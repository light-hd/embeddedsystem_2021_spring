==> flow/design.v <==
module TOP(
        input   wire    [ 2:0]   addr,
        output  reg     [127:0]  rdata,      
        input   wire    [127:0]  writedata,  
        input   wire    [ 15:0]   byteenable,
        input   wire             cs,
        input   wire             read,
        input   wire             write,
        input   wire            clk,
        input   wire            rst
);
    wire [7:0] p00, p01, p02, p03; 
    wire [7:0] p10, p11, p12, p13;
    wire [7:0] p20, p21, p22, p23;
    wire [7:0] p30, p31, p32, p33;
    reg [31:0] data0, data1, data2, data3;
    reg [7:0] out_p0, out_p1, out_p2, out_p3;  
    assign p00 = data0[31:24];
    assign p01 = data0[23:16];
    assign p02 = data0[15: 8];
    assign p03 = data0[ 7: 0];
    assign p10 = data1[31:24];
    assign p11 = data1[23:16];
    assign p12 = data1[15: 8];
    assign p13 = data1[ 7: 0];
    assign p20 = data2[63:56];
    assign p21 = data2[55:48];
    assign p22 = data2[47:40];
    assign p23 = data2[39:32];
    assign p30 = data3[31:24];
    assign p31 = data3[23:16];
    assign p32 = data3[15:8];
    assign p33 = data3[7:0];
    SOBEL U0 (.p0(p00), .p1(p01), .p2(p02), .p3(p10), .p5(p12), .p6(p20), .p7(p21), .p8(p22),
                .out(out_p0));
    SOBEL U1 (.p0(p01), .p1(p02), .p2(p03), .p3(p11), .p5(p13), .p6(p21), .p7(p22), .p8(p23),
                .out(out_p1));
    SOBEL U2 (.p0(p10), .p1(p11), .p2(p12), .p3(p20), .p5(p22), .p6(p30), .p7(p31), .p8(p32),
                .out(out_p2));
    SOBEL U3 (.p0(p11), .p1(p12), .p2(p13), .p3(p21), .p5(p23), .p6(p31), .p7(p32), .p8(p33),
                .out(out_p3));
    always @ (posedge clk)
        if(cs & write & (addr == 3'b000)) begin
            if(byteenable[15]) data0[31:24] <= writedata[127:120];
            if(byteenable[14]) data0[23:16] <= writedata[119:112];
            if(byteenable[13]) data0[15: 8] <= writedata[111:104];
            if(byteenable[12]) data0[ 7: 0] <= writedata[103:96];
        end 
    always @ (posedge clk)
        if(cs & write & (addr == 3'b001)) begin
            if(byteenable[11]) data1[31:24] <= writedata[95:88];
            if(byteenable[10]) data1[23:16] <= writedata[87:80];   
            if(byteenable[9])  data1[15: 8] <= writedata[79:72];
            if(byteenable[8])  data1[ 7: 0] <= writedata[71:64];
        end
    always @ (posedge clk)
        if(cs & write & (addr == 3'b010)) begin
            if(byteenable[7]) data2[31:24] <= writedata[63:56];
            if(byteenable[6]) data2[23:16] <= writedata[55:48];
            if(byteenable[5]) data2[15: 8] <= writedata[47:40];
            if(byteenable[4]) data2[ 7: 0] <= writedata[39:32];
        end
    always @ (posedge clk)
        if(cs & write & (addr == 3'b011)) begin
            if(byteenable[3]) data3[31:24] <= writedata[31:24];
            if(byteenable[2]) data3[23:16] <= writedata[23:16];
            if(byteenable[1]) data3[15: 8] <= writedata[15: 8];
            if(byteenable[0]) data3[ 7: 0] <= writedata[ 7: 0];   
        end
    always @ (posedge clk)
        if(cs & read)
            case(addr)
                3'b000: rdata <= {{96'b0}, data0};  
                3'b001: rdata <= {{96'b0}, data1};  
                3'b010: rdata <= {{96'b0}, data2};  
                3'b011: rdata <= {{96'b0}, data3};  
                3'b100: rdata <= {out_p0, out_p1, out_p2, out_p3};  
                default: rdata <= 128'dx;
            endcase
endmodule
module SOBEL(
    input wire [7:0] p0, p1, p2, p3, p5, p6, p7, p8,  
    output wire [7:0] out                             
    );
    wire signed [10:0] gx, gy;            
    wire signed [10:0] abs_gx, abs_gy;	 
    wire [10:0] sum;			         
    assign gx = ((p2-p0)+((p5-p3)<<1)+(p8-p6));  
    assign gy = ((p0-p6)+((p1-p7)<<1)+(p2-p8));  
    assign abs_gx = (gx[10]? ~gx+1 : gx);	 
    assign abs_gy = (gy[10]? ~gy+1 : gy);	 
    assign sum = (abs_gx+abs_gy);				 
    assign out = (|sum[10:8])?8'hff : sum[7:0];	 
endmodule
# --- Tool chain data of TOP ---
# What the tools print for TOP, step after step.
# Line numbers count from 1 in the design file above.
# Operators: Yosys type, input widths -> output width; for muxes data width and select width s.
# Library cell names are shortened.
design:
  top_module: "TOP"
  clock_port: "clk"
  cell_library: "sky130hd"
  lib_corner: "tt_025C_1v80"

# --- After elaboration ---
# Yosys after proc, flatten, opt, wreduce and memory -nomap, before mapping. Memory bits, and registers merged into a memory's read port (data or address), are not among the register bits. Print and check cells are not counted. Equal cells are merged and count once.
word_totals:
  register_bits: 256
  inputBits: 152
  output_inout_bits: 128
  elab_cells: 45
op_classes:
  eq_ne: 4
  mux: 1
  n_logic: 6
  reduce_and_logical: 17
op_table:
  columns: ["cell", "count"]
  rows:
  - ["$pmux 128 s5", 1]
  - ["$reduce_and 2->1", 16]
  - ["$and 1x1->1", 6]
  - ["$eq 3x2->1 const B", 2]
  - ["$eq 3x1->1 const B", 1]
  - ["$eq 3x3->1 const B", 1]
  - ["$logic_not 3->1", 1]

# --- Depth ---
# Longest topological path by Yosys (ltp), each cell counted once; first at word level (registers and memories cut), then after technology mapping (sequential cells cut; the memories' decode and read muxes count).
depth:
  word_depth: 3
  ABC_AREA: 0
  ltp_mapped: 5
  ltp_nobuf: 2

# --- After synthesis ---
# Yosys stat after the flow's synthesis: flattened, memories mapped to cells. It holds for the ABC_AREA given above (unset counts as 0); a run with the other value may have another netlist.
# Totals and module areas in this step are rounded.
types:
  columns: ["type", "count", "type_area_um2"]
  rows:
  - ["edfxtp_1", 160, 4.8E+03]
  - ["buf_4", 99, 743.213]
  - ["mux2i_1", 32, 320.307]
  - ["nor4b_1", 36, 315.302]
  - ["a221oi_1", 25, 218.96]
  - ["inv_1", 41, 153.898]
  - ["a221oi_2", 7, 105.101]
  - ["buf_12", 3, 60.058]
  - ["buf_6", 5, 56.304]
  - ["nor3_1", 8, 40.038]
  - ["nor3b_1", 4, 30.029]
  - ["clkbuf_1", 7, 26.275]
  - ["buf_2", 5, 25.024]
  - ["o21bai_4", 1, 18.768]
  - ["nand4b_2", 1, 15.014]
  - ["nand3b_1", 1, 7.507]
  - ["or2b_1", 1, 7.507]
  - ["and2_1", 1, 6.256]
# Not listed: further types 2, cells in them 2.
synth_totals:
  stdcells: 439
  mapped_area_um2: 6960
  seqArea_um2: 4800
  ff_cells: 160
  buffers: 119
# The figures by module come from a second, unflattened synthesis with its own total; it is not the netlist above.
hier_totals:
  cells_unflattened: 2606
  hier_area_um2: 23200
# Each row is one instance without its submodules.
modules:
  columns: ["module", "n_inst", "n_cells", "area_um2", "seq_area_um2"]
  rows:
  - ["SOBEL", 4, 519, 4010, 0.0]
  - ["TOP", 1, 530, 7200, 4800]

# --- Path before layout ---
# Source: OpenSTA report_checks on the synthesized netlist (no wires, ideal clock, input and output delay 20% of the period each), path of least setup slack; recovery checks are left aside. Register names are those of the netlist, which keeps one name where synthesis merged equal registers.
synth_timing:
  path_kind: "in2reg"
  startpoint: "in addr[2]"
  endpoint: "reg data0[0]"
  tclk_ps: 2720
  input_delay_ps: 544
  setup_ps: 398
  launch_ps: 544
  arrival_ps: 1978
  required_ps: 2322
  setup_slack_ps: 344
  path_delay_ps: 1832
  stages: 3
  path_buffers: 1
  period_less_setup_slack_ps: 2376
# "path_delay_ps" = arrival - input delay + setup time.
# "stages" counts driving pins, that of a launching flip-flop among them; a cell with two outputs on the path counts twice.
# "period_less_setup_slack_ps" = period - worst setup slack (recovery checks aside). The figure is calculated, with input and output delays left at 20% of the set period.
# The rows between start and end are the longest chain of elaborated cells between them; the timing report does not say that the signal goes this way. Where chains are equally long, one stands for them.
# Each line given opens the expression or statement behind the cell; cells for indexed reads and writes are added by Yosys, which also makes memories of some case tables.
synth_between:
  path_cell_list: "buf_2 > nand3b_1 > nor4b_1"
  elab_chain_cells: 3
  cone_cells: 3
  classes_between: "logic (1); reduce/logical (2)"
synth_lines:
  columns: ["item", "line", "text"]
  rows:
  - ["from (decl)", 2, "input   wire    [ 2:0]   addr,"]
  - ["$logic_not 3->1", 43, "if(cs & write & (addr == 3'b000)) begin"]
  - ["$and 1x1->1", 43, null]
  - ["$reduce_and 2->1", null, null]
  - ["to (assign)", 47, "if(byteenable[12]) data0[ 7: 0] <= writedata[103:96];"]
  - ["to (decl)", 16, "reg [31:0] data0, data1, data2, data3;"]

Stored flow runs of TOP (2 of them; Yosys, OpenROAD, sky130hd). They differ in their settings and are not a sequence. Constraints: input delay and output delay 20% of the set period each, output load 0.01 pF.

--- flow run 1 ---
==> flow/run.sh <==
#!/bin/bash
# the make line also repeats the synthesis and layout settings of config.mk as NAME=value (left out here)
make -C /OpenROAD-flow-scripts/flow DESIGN_CONFIG=/design/flow/config.mk WORK_HOME=/design/flow/orfs CLKGATE_MAP_FILE= finish
==> flow/config.mk <==
export PLATFORM = sky130hd
export DESIGN_NAME = TOP
export DESIGN_NICKNAME = TOP
export VERILOG_FILES = /design/flow/design.v
export SDC_FILE = /design/flow/constraint.sdc
export NUM_CORES = 4
export LEC_CHECK = 0
export CAP_MARGIN = 20
export CELL_PAD_IN_SITES_GLOBAL_PLACEMENT = 2
export CORE_ASPECT_RATIO = 0.85
export CORE_MARGIN = 2
export CORE_UTILIZATION = 62
export CTS_CLUSTER_DIAMETER = 42
export GPL_ROUTABILITY_DRIVEN = 1
export PLACE_DENSITY_LB_ADDON = 0.25
export SETUP_SLACK_MARGIN = -0.08
export SLEW_MARGIN = 20
export TNS_END_PERCENT = 35
==> flow/constraint.sdc <==
create_clock -name core_clock -period 1.73 [get_ports {clk}]
set_input_delay 0.3460 -clock core_clock [delete_from_list [all_inputs] [get_ports {clk}]]
set_output_delay 0.3460 -clock core_clock [all_outputs]
set_load 0.01 [all_outputs]

==> results, as YAML <==
outcome: "no results, placement failed with FLW-0024"

--- flow run 2 ---
==> flow/run.sh <==
#!/bin/bash
# the make line also repeats the synthesis and layout settings of config.mk as NAME=value (left out here)
make -C /OpenROAD-flow-scripts/flow DESIGN_CONFIG=/design/flow/config.mk WORK_HOME=/design/flow/orfs CLKGATE_MAP_FILE= finish
==> flow/config.mk <==
export PLATFORM = sky130hd
export DESIGN_NAME = TOP
export DESIGN_NICKNAME = TOP
export VERILOG_FILES = /design/flow/design.v
export SDC_FILE = /design/flow/constraint.sdc
export NUM_CORES = 4
export LEC_CHECK = 0
export ABC_AREA = 0
export CAP_MARGIN = 20
export CELL_PAD_IN_SITES_DETAIL_PLACEMENT = 2
export CELL_PAD_IN_SITES_GLOBAL_PLACEMENT = 0
export CORE_MARGIN = 2
export CORE_UTILIZATION = 43
export CTS_CLUSTER_DIAMETER = 370
export GPL_TIMING_DRIVEN = 0
export MAX_ROUTING_LAYER = met4
export PLACE_DENSITY_LB_ADDON = 0.23
export SETUP_SLACK_MARGIN = 0.5
export SLEW_MARGIN = 20
==> flow/constraint.sdc <==
create_clock -name core_clock -period 2.35 [get_ports {clk}]
set_input_delay 0.4700 -clock core_clock [delete_from_list [all_inputs] [get_ports {clk}]]
set_output_delay 0.4700 -clock core_clock [all_outputs]
set_load 0.01 [all_outputs]

==> results, as YAML <==
outcome: "no results, clock tree synthesis failed with DPL-0033"
